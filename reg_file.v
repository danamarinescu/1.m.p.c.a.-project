==> flow/design.v <==
module reg_file(
            input rst,
            input clk,
            input rw,
            input lse,
            input ldm,
            input lacc,
            input [15:0] load,
            input [15:0] acc,
            input [15:0] se,
            output reg [15:0] out
);
reg [15:0] x;
reg [15:0] y;
    always @(posedge clk, posedge rst)
    begin
      if(rst) begin
        out=16'd0;
        x<=16'd0;
        y<=16'd0;
    end 
    else begin
        if (lacc) begin
          if(!rw) begin
            x<= acc;
          end 
          else begin
            y<=acc;
          end
        end
        else if (ldm) begin
          if(!rw) begin
            x<= load;
          end 
          else begin
            y<=load;
          end
        end
        else if(lse) begin
          if(!rw) begin
            x<= se;
          end 
          else begin
            y<=se;
          end
        end
        if(!rw) begin
          out<=x;
        end 
        else begin
         out<=y;
        end
    end
    end
endmodule
[Reports on reg_file]
What the tools print for reg_file, step after step.
Line numbers count from 1 in the design file above.
Not given: --
Inputs
  design top: reg_file
  clock port: clk
  cell library: sky130hd
  corner: tt_025C_1v80

[After elaboration]
Counts by Yosys on the flattened word-level netlist (proc, flatten, opt, wreduce; memories kept). Register bits leave out memories and registers merged into their read ports (data or address). Print and check cells are left out. Cells with the same type and inputs are merged into one.
Cells by class
  $add $sub $neg: 0
  multiply operators: 0
  divide/modulo/power cells: 0
  order comparisons: 0
  equal/unequal tests: 6
  shifts and indexed selects: 0
  mux-type cells: 13
  bitwise operators: 0
  reduce/logical cells: 3
Operators by type and width (number)
  2-to-1 mux 16 bit: 13
  inequality test 2 bit (second input constant): 6
  AND reduction 4 bit: 2
  nonzero test 3 bit: 1
Bit counts
  bits in registers: 48
  latch bits: 0
  RAM bits: 0
  memory bits (read-only): 0
  clocked read ports x word width: 0
  memory cells: 0
  bits of input ports: 54
  output and inout port bits: 16
  word-level cells: 25

[Depth]
Yosys ltp: most cells in a row. Word level: on the elaborated netlist, between registers, memories and ports. Mapped: between sequential cells and ports; inverters and the memories' decode and read muxes count.
Depth
  depth in word-level cells: 4
  ABC_AREA: 0
  gate-level depth with buffers: 6
  depth with buffers taken out: 3

[After synthesis]
Source: synth_stat.txt of the flow (Yosys; design flattened, memories mapped). It holds for the ABC_AREA given above (unset counts as 0); a run with the other value may have another netlist.
Cell types
  sky130_fd_sc_hd__dfrtp_1: number 48, area in all 1.2E+03 µm²
  sky130_fd_sc_hd__o31ai_1: number 32, area in all 240.23 µm²
  sky130_fd_sc_hd__nor2b_1: number 32, area in all 200.192 µm²
  sky130_fd_sc_hd__mux2_2: number 16, area in all 180.173 µm²
  sky130_fd_sc_hd__a211oi_1: number 16, area in all 120.115 µm²
  sky130_fd_sc_hd__o21ai_0: number 16, area in all 80.077 µm²
  sky130_fd_sc_hd__nand2_1: number 16, area in all 60.058 µm²
  sky130_fd_sc_hd__clkbuf_1: number 10, area in all 37.536 µm²
  sky130_fd_sc_hd__buf_2: number 5, area in all 25.024 µm²
  sky130_fd_sc_hd__o31ai_2: number 1, area in all 12.512 µm²
  sky130_fd_sc_hd__buf_6: number 1, area in all 11.261 µm²
  sky130_fd_sc_hd__nor3_2: number 1, area in all 10.01 µm²
  sky130_fd_sc_hd__or2_1: number 1, area in all 6.256 µm²
  sky130_fd_sc_hd__clkbuf_2: number 1, area in all 5.005 µm²
  sky130_fd_sc_hd__inv_1: number 1, area in all 3.754 µm²
Synthesis totals
  standard cells after synthesis: 197
  mapped area: 2193.4 µm²
  sequential area: 1201.2 µm²
  flip-flop cells: 48
  buffer cells: 17

[Worst setup path after synthesis]
OpenSTA on the mapped netlist: ideal clock, no wires. The path of least setup slack (recovery checks aside). Input and output delay are each 20% of the period. Register names are those of the netlist, which keeps one name where synthesis merged equal registers.
Timing path post-synthesis
  path kind: input to register
  start point: in lacc
  end point: reg x[4]
  clock period: 1.79 ns
  input delay: 0.358 ns
  setup time: 0.133 ns
  launch time at the first pin: 0.358 ns
  arrival: 1.242 ns
  required time: 1.657 ns
  slack: 0.415 ns
  path delay: 1.017 ns
  stages: 6
  buffers on the path: 3
  synthesis period reached: 1.375 ns
"path delay" = arrival - input delay + setup time.
"stages" counts driving pins, that of a launching flip-flop among them; a cell with two outputs on the path counts twice.
"synthesis period reached" is the clock period less the worst setup slack; recovery checks do not enter. This is arithmetic on one report: input and output delays are still those of the set period (20% each).
Between the ends stands the longest chain of elaborated cells between them, by number of cells; it is not shown to be the way that was timed. Of several equally long chains one is given.
A line is the first line of the expression or statement that the cell stems from. Yosys adds cells for indexed reads and writes and turns some case tables into memories.
A register here has more assigning lines than the two given.
On the way, post-synthesis
  cell sequence: sky130_fd_sc_hd__clkbuf_2 sky130_fd_sc_hd__nor3_2 sky130_fd_sc_hd__or2_1 sky130_fd_sc_hd__buf_2 sky130_fd_sc_hd__buf_6 sky130_fd_sc_hd__o31ai_1
  length of the longest elaborated chain: 2
  elaborated cells on any way between the ends: 4
  source lines of those cells: 1
  those cells by class: eq/ne (1); mux (1); reduce/logical (2)
RTL lines, path post-synthesis
  from (decl): RTL line 7  | input lacc,
  inequality test 2 bit
  AND reduction 4 bit
  to (assign): RTL line 25  | x<= acc;
  to (assign): RTL line 33  | x<= load;
  to (decl): RTL line 13  | reg [15:0] x;

[Timing after layout]
Path of least setup slack in the final report of run A (OpenROAD, finished layout, wires in). Where an end is a register, its clock arrival counts in the times.
Timing path post-layout
  path kind: input to register
  start point: in ldm
  end point: reg x[11]
  clock period: 2.25 ns
  input delay: 0.45 ns
  setup time: 0.12 ns
  launch time at the first pin: 0.45 ns
  arrival: 2.16 ns
  required time: 2.42 ns
  slack: 0.26 ns
  stages: 6
  buffers on the path: 3
Between the ends stands the longest chain of elaborated cells between them, by number of cells; it is not shown to be the way that was timed. Of several equally long chains one is given.
A register here has more assigning lines than the two given.
On the way, post-layout
  cell sequence: sky130_fd_sc_hd__clkdlybuf4s50_1 sky130_fd_sc_hd__nor3_2 sky130_fd_sc_hd__or2_1 sky130_fd_sc_hd__buf_2 sky130_fd_sc_hd__buf_6 sky130_fd_sc_hd__o31ai_1
  length of the longest elaborated chain: 2
  elaborated cells on any way between the ends: 5
  source lines of those cells: 2
  those cells by class: eq/ne (1); mux (2); reduce/logical (2)
RTL lines, path post-layout
  from (decl): RTL line 6  | input ldm,
  2-to-1 mux 16 bit: RTL line 31  | else if (ldm) begin
  2-to-1 mux 16 bit: RTL line 23  | if (lacc) begin
  to (assign): RTL line 25  | x<= acc;
  to (assign): RTL line 33  | x<= load;
  to (decl): RTL line 13  | reg [15:0] x;

Design reg_file on sky130hd. What follows are 2 stored runs of the flow, each under its own settings; their order means nothing. The constraints put input and output delay at 20% of the set period each and load the outputs with 0.01 pF.
"achieved clock period" means the clock period less the worst setup slack. The figure is calculated, with input and output delays left at 20% of the set period.
"power": no workload was simulated; the value follows from the tool's default switching activity.

Run A
==> flow/run.sh <==
#!/bin/bash
# the make line also repeats the synthesis and layout settings of config.mk as NAME=value (left out here)
make -C /OpenROAD-flow-scripts/flow DESIGN_CONFIG=/design/flow/config.mk WORK_HOME=/design/flow/orfs CLKGATE_MAP_FILE= finish
==> flow/config.mk <==
export PLATFORM = sky130hd
export DESIGN_NAME = reg_file
export DESIGN_NICKNAME = reg_file
export VERILOG_FILES = /design/flow/design.v
export SDC_FILE = /design/flow/constraint.sdc
export NUM_CORES = 4
export LEC_CHECK = 0
export ABC_AREA = 0
export CAP_MARGIN = 20
export CORE_MARGIN = 2
export CORE_UTILIZATION = 46
export CTS_CLUSTER_DIAMETER = 131
export GPL_TIMING_DRIVEN = 0
export PLACE_DENSITY = 0.43
export SLEW_MARGIN = 15
export TNS_END_PERCENT = 100
==> flow/constraint.sdc <==
create_clock -name core_clock -period 2.25 [get_ports {clk}]
set_input_delay 0.4500 -clock core_clock [delete_from_list [all_inputs] [get_ports {clk}]]
set_output_delay 0.4500 -clock core_clock [all_outputs]
set_load 0.01 [all_outputs]

==> results of run A <==
chip area after synthesis (Yosys): 2193.4 µm²
die area: 5336.3 µm²
standard-cell area of the final layout: 3029.2 µm²
worst setup slack after layout: 0.264 ns
total negative slack: 0.000 ns
power: 1.966 mW
achieved clock period: 1.986 ns

Run B
==> flow/run.sh <==
#!/bin/bash
# the make line also repeats the synthesis and layout settings of config.mk as NAME=value (left out here)
make -C /OpenROAD-flow-scripts/flow DESIGN_CONFIG=/design/flow/config.mk WORK_HOME=/design/flow/orfs CLKGATE_MAP_FILE= finish
==> flow/config.mk <==
export PLATFORM = sky130hd
export DESIGN_NAME = reg_file
export DESIGN_NICKNAME = reg_file
export VERILOG_FILES = /design/flow/design.v
export SDC_FILE = /design/flow/constraint.sdc
export NUM_CORES = 4
export LEC_CHECK = 0
export ABC_AREA = 1
export CAP_MARGIN = 5
export CORE_ASPECT_RATIO = 0.81
export CORE_MARGIN = 3
export CORE_UTILIZATION = 69
export CTS_CLUSTER_SIZE = 71
export GPL_ROUTABILITY_DRIVEN = 0
export GPL_TIMING_DRIVEN = 1
export MAX_ROUTING_LAYER = met5
export MIN_ROUTING_LAYER = met2
export PLACE_DENSITY_LB_ADDON = 0.06
export SETUP_SLACK_MARGIN = 0.48
export SLEW_MARGIN = 35
==> flow/constraint.sdc <==
create_clock -name core_clock -period 2.32 [get_ports {clk}]
set_input_delay 0.4640 -clock core_clock [delete_from_list [all_inputs] [get_ports {clk}]]
set_output_delay 0.4640 -clock core_clock [all_outputs]
set_load 0.01 [all_outputs]

==> results of run B <==
did not finish, placement stopped with FLW-0024
