==> flow/design.v <==
`timescale 1 ns/1 ps
module mux2to1
    (
    input clk,rst,
    input [15:0]br, sp,
    input sel,
    output reg [15:0] out);
    always @(posedge rst, posedge clk)
    begin
      if(rst) begin
        out<=16'd0;
    end
  else begin
        if (sel) 
            out=sp;
        else  
            out=br;
    end
end
endmodule
# --- Reports on mux2to1 ---
# The steps from the RTL of mux2to1 to its reports follow in flow order.
# Lines are those of the file above, counted from 1.
# Operators carry their Yosys type and port widths (W data, S select, Z words).
# Cell names lack the library's common part.
setup:
  top: "mux2to1"
  clock: "clk"
  cell_library: "sky130hd"
  pvt_corner: "tt_025C_1v80"

# --- After elaboration ---
# Counts by Yosys on the flattened word-level netlist (proc, flatten, opt, wreduce; memories kept). Register bits leave out memories and registers merged into their read ports (data or address); mux counts leave out enables and synchronous resets folded into registers. Print and check cells are left out. Cells with the same type and inputs are merged into one.
op_classes:
  mux: 1
op_table:
  columns: ["cell", "count"]
  rows:
  - ["$mux W16", 1]
word_totals:
  out_inout_bits: 16
  wordCells: 2
  regBits: 16
  inputBits: 35

# --- Longest topological paths ---
# Longest topological path by Yosys (ltp), each cell counted once; first at word level (registers and memories cut), then after technology mapping (sequential cells cut; the memories' decode and read muxes count).
depth:
  ltp_word: 1
  ABC_AREA: 0
  depth_mapped: 3
  depth_no_buf: 1

# --- Netlist ---
# Yosys stat after the flow's synthesis: flattened, memories mapped to cells. It holds for the ABC_AREA given above (unset counts as 0); a run with the other value may have another netlist.
mapped:
  cell_count: 35
  synth_area_um2: 653.1
  flip_flops: 16
  buffers: 2
  seqArea_um2: 400.4
types:
  columns: ["cell", "count", "area_total_um2"]
  rows:
  - ["dfrtp_1", 16, 400.384]
  - ["mux2_4", 10, 150.144]
  - ["mux2_2", 6, 67.565]
  - ["buf_12", 1, 20.019]
  - ["buf_6", 1, 11.261]
  - ["inv_1", 1, 3.754]

# --- Worst setup path after synthesis ---
# OpenSTA on the mapped netlist: ideal clock, no wires. The path of least setup slack (recovery checks aside). Input and output delay are each 20% of the period. Register names are those of the netlist, which keeps one name where synthesis merged equal registers.
synth_path:
  path_type: "input port to flip-flop"
  from: "input port sel"
  to: "register out[10]"
  driving_pins: 3
  tclk_ns: 0.938
  t_arrival_ns: 0.724
  setup_slack_ns: 0.089
  launch_ns: 0.188
  setup_time_ns: 0.125
  path_delay_ns: 0.661
  path_buffers: 2
  input_delay_ns: 0.188
  required_ns: 0.813
  period_less_setup_slack_ns: 0.849
# "path_delay_ns" = arrival - input delay + setup time.
# "driving_pins" counts driving pins, that of a launching flip-flop among them; a cell with two outputs on the path counts twice.
# "period_less_setup_slack_ns" is the clock period less the worst setup slack; recovery checks do not enter. This is arithmetic on one report: input and output delays are still those of the set period (20% each).
# The rows between start and end are the longest chain of elaborated cells between them; the timing report does not say that the signal goes this way. Where chains are equally long, one stands for them.
# A line is the first line of the expression or statement that the cell stems from. Yosys adds cells for indexed reads and writes and turns some case tables into memories.
# At most two assigning lines are given for a register; there are more.
synth_between:
  path_cell_list: "buf_6 > buf_12 > mux2_4"
  elab_chain_len: 1
  cells_between: 1
  cone_lines: 1
  classes_between: "mux: 1"
synth_lines:
  columns: ["item", "line_no", "source"]
  rows:
  - ["start, declared", 6, "input sel,"]
  - ["$mux W16", 14, "if (sel)"]
  - ["end, assigned", 15, "out=sp;"]
  - ["end, assigned", 17, "out=br;"]
  - ["end, declared", 7, "output reg [15:0] out);"]

# --- Path in the finished layout ---
# From the final timing report of run 2: the path of least setup slack in the routed layout; clock arrival at registers is part of the times.
layout_path:
  path_type: "flip-flop to output port"
  from: "register out[3]"
  to: "output port out[3]"
  t_arrival_ns: 0.78
  path_buffers: 1
  setup_slack_ns: -0.10
  out_delay_ns: 0.17
  launch_ns: 0.27
  tclk_ns: 0.852
  required_ns: 0.68
  driving_pins: 2
# At most two assigning lines are given for a register; there are more.
layout_between:
  path_cell_list: "dfrtp_1 > buf_2"
  elab_chain_len: 0
  cells_between: 0
  cone_lines: 0
layout_lines:
  columns: ["item", "line_no", "source"]
  rows:
  - ["start, declared", 7, "output reg [15:0] out);"]
  - ["start, assigned", 15, "out=sp;"]
  - ["start, assigned", 17, "out=br;"]
  - ["end, declared", 7, null]

# Flow measurements of mux2to1 on sky130hd: 2 stored runs with different settings, listed in no order. Input and output delays are each 20% of the period that was set; the output load is 0.01 pF.
# "design_power_mw": no workload was simulated; the value follows from the tool's default switching activity.
runs:
  - name: "run 1"
    settings:
      period_ns: 0.767
      CORE_UTILIZATION: 52
      SETUP_SLACK_MARGIN: -0.02
      PLACE_DENSITY: 0.53
      MAX_ROUTING_LAYER: "met5"
      CAP_MARGIN: 20
      CORE_MARGIN: 2
      SLEW_MARGIN: 20
    outcome: "no final report: placement broke off with GPL-0301"
  - name: "run 2"
    settings:
      period_ns: 0.852
      SETUP_SLACK_MARGIN: 0.23
      CAP_MARGIN: 20
      CORE_MARGIN: 2
      CORE_UTILIZATION: 40
      SLEW_MARGIN: 20
    results:
      yosys_chip_area_um2: 653.1
      design_die_area_um2: 1972.2
      post_route_stdcell_area_um2: 1128.6
      setup_worst_slack_ns: -0.101
      design_power_mw: 1.572
