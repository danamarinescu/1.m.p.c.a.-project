==> flow/design.v <==
module demux (clk,rst,x,y,in, sel);
input clk,rst;
output reg [9:0] y;
output reg [9:0] x;
input [9:0] in;
input sel;
always @(posedge clk, posedge rst) begin 
  if(rst) begin
    x<=10'd0;
    y<=10'd0;
  end
else begin
  if(sel==1'b0)
    begin 
      y =in;
      x =10'b0;
    end
  else if(sel==1'b1)
    begin
      x =in;
      y =10'b0;
    end
  end
end
endmodule
module demux_tb;
  reg sel;
  reg [9:0] in;
  reg clk;
  reg rst;
  wire [9:0] y;
  wire [9:0] x;
  demux uut (
    .clk(clk),
    .rst(rst),
    .x(x),
    .y(y),
    .in(in),
    .sel(sel)
  );
localparam CLK_PERIOD = 100;
localparam RUNNING_CYCLES = 100;
initial begin
  clk = 0;
  repeat (2*RUNNING_CYCLES) begin
    #(CLK_PERIOD/2) ;
    clk = ~clk;
  end
end
localparam RST_DURATION = 25;
initial begin
  rst = 1;
  #(RST_DURATION) ;
  rst = 0;
end
  initial begin 
    sel=0;
    in=1;
  end 
  initial begin 
    repeat (30) begin
      #(CLK_PERIOD/2) ;
      sel=sel+1'b1;
    end
  end
endmodule
# [Reports on demux]
# Tool output for the design above, in the order of the flow.
# Lines are those of the file above, counted from 1.
# The mark - stands for no value.
[inputs] top_module="demux" clock_port="clk" cell_library="sky130hd" lib_corner="tt_025C_1v80"

# [Word level]
# Yosys after proc, flatten, opt, wreduce and memory -nomap, before mapping. Enables and synchronous resets that opt folds into registers are not counted as muxes. Memory bits, and registers merged into a memory's read port (data or address), are not among the register bits. Print and check cells are not counted. Equal cells are merged and count once.
[word_totals] register_bits=20 input_bits=13 elab_cells=4
[op_classes] n_mux=2
[ops] cell="two-way mux 10 bit" n=2

# [Depth]
# Yosys ltp: most cells in a row. Word level: on the elaborated netlist, between registers, memories and ports. Mapped: between sequential cells and ports; inverters and the memories' decode and read muxes count.
[logic_depth] depth_word=1 abc_area=0 mapped_depth=2 depth_no_buf=1

# [Synthesis result]
# The flow's flattened synthesis, as Yosys stat reports it; memories are mapped. The netlist is that of the ABC_AREA named above (0 if unset); the other value can give another one.
[synth_totals] cells=43 yosys_area_um2=676.9 sequential_area_um2=500.5 flip_flops=20 n_buf=2
[types] type="sky130_fd_sc_hd__dfrtp_1" n=20 type_area_um2=500.48
[types] type="sky130_fd_sc_hd__nor2b_2" n=10 type_area_um2=87.584
[types] type="sky130_fd_sc_hd__and2_1" n=10 type_area_um2=62.56
[types] type="sky130_fd_sc_hd__buf_6" n=2 type_area_um2=22.522
[types] type="sky130_fd_sc_hd__inv_1" n=1 type_area_um2=3.754

# [Path before layout]
# Path of least setup slack by OpenSTA after synthesis, without wires, with an ideal clock, recovery checks aside; 20% of the period is set as input and as output delay. Where synthesis merged equal registers, the netlist keeps one of their names.
[synth_timing] path_kind="register to output" start="register x[0]" end="output x[0]" period_ns=0.467 arrival_ns=0.376 required_ns=0.374 slack_ns=-0.002 path_delay_ns=0.376 path_stages=1 synth_period_reached_ns=0.469
# "path_delay_ns" = arrival - input delay + setup time.
# At an output port there is no setup time.
# "path_stages": output pins that drive a net of the path, with the launching flip-flop's if there is one; two outputs of one cell count as two.
# "synth_period_reached_ns" = period - worst setup slack (recovery checks aside). The figure is calculated, with input and output delays left at 20% of the set period.
# At most two assigning lines are given for a register; there are more.
[synth_via] path_cell_list="sky130_fd_sc_hd__dfrtp_1" elab_chain_len=0 cone_cells=0 cone_lines=0
[synth_lines] element="start: declaration" line=4 source="output reg [9:0] x;"
[synth_lines] element="start: assignment" line=9 source="x<=10'd0;"
[synth_lines] element="start: assignment" line=20 source="x =in;"
[synth_lines] element="end: declaration" line=4

# [Timing after layout]
# From the final timing report of run B: the path of least setup slack in the routed layout; clock arrival at registers is part of the times.
[layout_timing] path_kind="register to output" start="register y[5]" end="output y[5]" period_ns=0.483 arrival_ns=0.77 required_ns=0.39 slack_ns=-0.38 path_stages=2
# At most two assigning lines are given for a register; there are more.
[layout_via] path_cell_list="sky130_fd_sc_hd__dfrtp_1 sky130_fd_sc_hd__buf_2" elab_chain_len=0 cone_cells=0 cone_lines=0
[layout_lines] element="start: declaration" line=3 source="output reg [9:0] y;"
[layout_lines] element="start: assignment" line=10 source="y<=10'd0;"
[layout_lines] element="start: assignment" line=15 source="y =in;"
[layout_lines] element="end: declaration" line=3

Memo
Re: implementation data of demux

Below are 2 stored runs of the flow (Yosys, OpenROAD; platform sky130hd) on demux, each with its settings and what was measured, unordered. Constraints: input delay and output delay 20% of the set period each, output load 0.01 pF.
"clock_period_reached_ns" = clock period - worst setup slack. The figure is calculated, with input and output delays left at 20% of the set period.
"worstPathTime_ns" = time allowed to the worst setup path (clock period - input delay - output delay, where it has them) - its slack; a late launch clock adds to it, a late capture clock takes from it.
By "fin_power_uw" is meant OpenSTA's value without simulated activity: inputs other than the clock are taken to toggle once in ten clock periods, and the tool carries that through the logic.

[flow] run A: files
==> flow/run.sh <==
#!/bin/bash
# the make line also repeats the synthesis and layout settings of config.mk as NAME=value (left out here)
make -C /OpenROAD-flow-scripts/flow DESIGN_CONFIG=/design/flow/config.mk WORK_HOME=/design/flow/orfs CLKGATE_MAP_FILE= finish
==> flow/config.mk <==
export PLATFORM = sky130hd
export DESIGN_NAME = demux
export DESIGN_NICKNAME = demux
export VERILOG_FILES = /design/flow/design.v
export SDC_FILE = /design/flow/constraint.sdc
export NUM_CORES = 4
export LEC_CHECK = 0
export ABC_AREA = 1
export CAP_MARGIN = 20
export CORE_MARGIN = 9
export CORE_UTILIZATION = 71
export CTS_CLUSTER_DIAMETER = 234
export GPL_ROUTABILITY_DRIVEN = 0
export HOLD_SLACK_MARGIN = -0.02
export PLACE_DENSITY_LB_ADDON = 0.2
export SLEW_MARGIN = 20
export TNS_END_PERCENT = 55
==> flow/constraint.sdc <==
create_clock -name core_clock -period 0.696 [get_ports {clk}]
set_input_delay 0.1392 -clock core_clock [delete_from_list [all_inputs] [get_ports {clk}]]
set_output_delay 0.1392 -clock core_clock [all_outputs]
set_load 0.01 [all_outputs]

[flow] run A: incomplete, floorplanning halted on PDN-0185

[flow] run B: files
==> flow/run.sh <==
#!/bin/bash
# the make line also repeats the synthesis and layout settings of config.mk as NAME=value (left out here)
make -C /OpenROAD-flow-scripts/flow DESIGN_CONFIG=/design/flow/config.mk WORK_HOME=/design/flow/orfs CLKGATE_MAP_FILE= finish
==> flow/config.mk <==
export PLATFORM = sky130hd
export DESIGN_NAME = demux
export DESIGN_NICKNAME = demux
export VERILOG_FILES = /design/flow/design.v
export SDC_FILE = /design/flow/constraint.sdc
export NUM_CORES = 4
export LEC_CHECK = 0
export CAP_MARGIN = 20
export CELL_PAD_IN_SITES_DETAIL_PLACEMENT = 2
export CORE_ASPECT_RATIO = 0.6
export CORE_MARGIN = 10
export CORE_UTILIZATION = 22
export CTS_CLUSTER_SIZE = 68
export GPL_ROUTABILITY_DRIVEN = 1
export PLACE_DENSITY_LB_ADDON = 0.13
export SETUP_SLACK_MARGIN = 0.12
export SLEW_MARGIN = 20
==> flow/constraint.sdc <==
create_clock -name core_clock -period 0.483 [get_ports {clk}]
set_input_delay 0.0966 -clock core_clock [delete_from_list [all_inputs] [get_ports {clk}]]
set_output_delay 0.0966 -clock core_clock [all_outputs]
set_load 0.01 [all_outputs]

[flow] run B: metrics
[metrics] util_pct = 39.1
[metrics] worst_setup_slack_ns = -0.384
[metrics] fin_power_uw = 3386
[metrics] worst_hold_slack_ns = 0.183
[metrics] worstPathTime_ns = 0.77
[metrics] worst_path_kind = register to output
[metrics] clock_period_reached_ns = 0.867
[metrics] fin_tns_ns = -7.322
[metrics] finalCellArea_um2 = 1136.1
[metrics] yosys_chip_area_um2 = 676.9
[metrics] design.die.area_um2 = 5768.2
